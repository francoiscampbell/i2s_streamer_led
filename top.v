==> flow/design.v <==
module i2s_mask (
	input i2s_clk,  
	input i2s_data,     
	input [3:0] addr_x,
	input [3:0] addr_y,
	input rst_n,
	output reg[5:0] row_num,
	output led_clk,
	output led_data,
	output reg led_lat,
	output reg led_oe
	);
	reg[11:0] current_bit_index;
	reg[11:0] first_bit_index;
	reg[11:0] last_bit_index;
	reg reading_header = 1;
	reg[15:0] header;
	reg[3:0] num_modules_x = 0, num_modules_y = 0;
	reg led_clk_en = 0;
	assign led_clk = i2s_clk && led_clk_en;
	assign led_data = i2s_data;
	reg led_lat_needed = 0;
	integer i;
	always @(posedge i2s_clk or negedge rst_n) begin : proc_stream
		if (~rst_n) begin 
			current_bit_index <= 0;
			reading_header <= 1;
			first_bit_index <= 0;
			last_bit_index <= 0;
			row_num <= 0;
			header <= 0;
			led_clk_en <= 0;
			led_lat <= 0;
			led_oe = 1;
		end else if (reading_header) begin
			if (led_lat_needed) begin 
				led_lat <= 1;
				led_lat_needed <= 0;
				led_clk_en <= 0;
			end else begin
				led_lat <= 0;
			end
			current_bit_index <= current_bit_index + 12'b1;
			header <= {header[14:0], i2s_data};
			case (current_bit_index)
				4: num_modules_x <= header[3:0];
				8: num_modules_y <= header[3:0];
				15: begin 
					reading_header <= 0;
					current_bit_index <= 0;
					first_bit_index <= 4 * ((addr_y * (num_modules_x + 1) * 4) + addr_x);
					last_bit_index <= (16 * (num_modules_x + 1) * (num_modules_y + 1)) - 1;
				end
			endcase
		end else begin 
			current_bit_index <=  current_bit_index + 1;
			for (i = 0; i < 4; i = i + 1) begin 
				if (current_bit_index == first_bit_index + (i * (num_modules_x + 1) * 4)) led_clk_en <= 1;
				if (current_bit_index == first_bit_index + (i * (num_modules_x + 1) * 4) + 4) led_clk_en <= 0;
			end
			if (current_bit_index == last_bit_index) begin
				current_bit_index <= 0;	
				header <= 0;
				reading_header <= 1;
				led_lat_needed <= 1;
				row_num <= header[5:0];
			end
		end
	end
endmodule
module top(
	input i2s_clk,
	input i2s_data,
	input [3:0] addr_x,
	input [3:0] addr_y,
	input rst_n,
	output [5:0] row_num,
	output led_clk,
	output led_data,
	output led_lat,
	output led_oe
	);
	i2s_mask mask(
		.i2s_data(i2s_data),
		.i2s_clk(i2s_clk),
		.addr_x(addr_x),
		.addr_y(addr_y),
		.rst_n(rst_n),
		.row_num(row_num),
		.led_clk(led_clk),
		.led_data(led_data),
		.led_lat(led_lat),
		.led_oe(led_oe)
		);
endmodule
# From RTL to reports: top
# Tool output for the design above, in the order of the flow.
# Lines are those of the file above, counted from 1.
# Library cell names are shortened.
# Not given: -
# design
design,top
clock_port,i2s_clk
cell_library,sky130hd
lib_corner,tt_025C_1v80

# Word level
# Yosys after proc, flatten, opt, wreduce and memory -nomap, before mapping. Memory bits, and registers merged into a memory's read port (data or address), are not among the register bits. Print and check cells are not counted.
# op_classes
add_sub_neg,13
multipliers,3
div_mod_pow,0
compare,0
eq_ne,13
n_shift,0
muxes,20
bitwise,1
n_reduce_logical,9
# ops
operator,n
12-bit by 32-bit == test with 1-bit output,7
5-bit by 32-bit multiplier with 8-bit output,1
12-bit by 32-bit adder with 32-bit output,3
32-bit by 3-bit adder with 32-bit output (second input constant),3
2-bit by 32-bit multiplier with 30-bit output (first input constant),1
12-bit 2-to-1 mux,3
4-bit by 5-bit multiplier with 8-bit output,1
12-bit by 1-bit adder with 12-bit output (second input constant),2
12-bit == test,2
12-bit by 4-bit == test with 1-bit output (second input constant),2
1-bit 2-to-1 mux,15
12-bit by 3-bit adder with 13-bit output (second input constant),1
12-bit by 1-bit subtractor with 12-bit output (second input constant),1
12-bit by 3-bit == test with 1-bit output (second input constant),1
6-bit 2-to-1 mux,2
10-bit by 4-bit adder with 10-bit output,1
4-bit by 1-bit adder with 5-bit output (second input constant),2
9-bit nonzero test,1
2-bit AND reduction,4
3-bit AND reduction,2
2-bit inequality test (second input constant),1
2-bit nonzero test,1
1-bit logical AND,1
1-bit inverter,1
# bits
reg_bits,58
latch_bits,0
mem_bits_rw,0
rom_bits,0
clocked_rd_ports_x_width,0
mem_count,0
inputBits,11
output_inout_bits,10
elab_cells,70

# Longest topological paths
# Yosys ltp: most cells in a row. Word level: on the elaborated netlist, between registers, memories and ports. Mapped: between sequential cells and ports; inverters and the memories' decode and read muxes count.
# depth
ltp_word,10
abc_area,0
depth_mapped,20
ltp_nobuf,18

# After synthesis
# Yosys stat after the flow's synthesis: flattened, memories mapped to cells. It holds for the ABC_AREA given above (unset counts as 0); a run with the other value may have another netlist.
# Totals and module areas in this step are rounded.
# synth_totals
cells,775
area_um2,6633
seq_area_um2,1423
flip_flops,55
buf_cells,36
# by_type
cell,n,area_total_um2
dfrtp_1,45,1126.08
ha_1,58,725.696
xnor2_1,61,534.262
xor2_1,55,481.712
fa_1,18,360.346
nand2_1,83,311.549
edfxtp_1,9,270.259
inv_1,51,191.434
nor2_1,51,191.434
o21ai_0,37,185.178
nand3_1,28,140.134
xnor3_1,6,135.13
a21oi_1,25,125.12
mux2i_1,10,100.096
nor2b_1,16,100.096
mux2_2,8,90.086
a21o_1,11,82.579
and2_1,12,75.072
# Other cell types: 60; their cells: 191.
# By module: a second synthesis without flattening, with its own total; a netlist apart from the flattened one above.
# hier_totals
cells_unflattened,816
area_unflattened_um2,6813
# Each row is one instance without its submodules.
# by_module
mod,instances,cells,mod_area_um2,seq_area_um2
i2s_mask,1,816,6813,1423
top,1,0,0.0,0.0

# Record of 2 stored runs of the RTL-to-layout flow on top, platform sky130hd. The runs are unordered. Constraints: input delay and output delay 20% of the set period each, output load 0.01 pF.
# "final_power_mw": no workload was simulated; the value follows from the tool's default switching activity.
# Measured values are rounded.
# Among the settings, - means not set for that run.
stored run,period_ns,CORE_UTILIZATION,SETUP_SLACK_MARGIN,PLACE_DENSITY_LB_ADDON,CORE_MARGIN,CTS_CLUSTER_SIZE,CAP_MARGIN,MIN_ROUTING_LAYER,SLEW_MARGIN,GPL_TIMING_DRIVEN,CTS_CLUSTER_DIAMETER,dieArea_um2,final_power_mw,worst_setup_slack_ns,synth_chip_area_um2,fin_util_pct
record 1,3.09,50,0.57,0.21,8,98,35,met2,20,-,-,17210,2.834,-0.983,6633,67.8
record 2,3.43,58,-,0.24,3,20,30,met1,20,0,154,12750,2.372,-0.859,6633,75.9
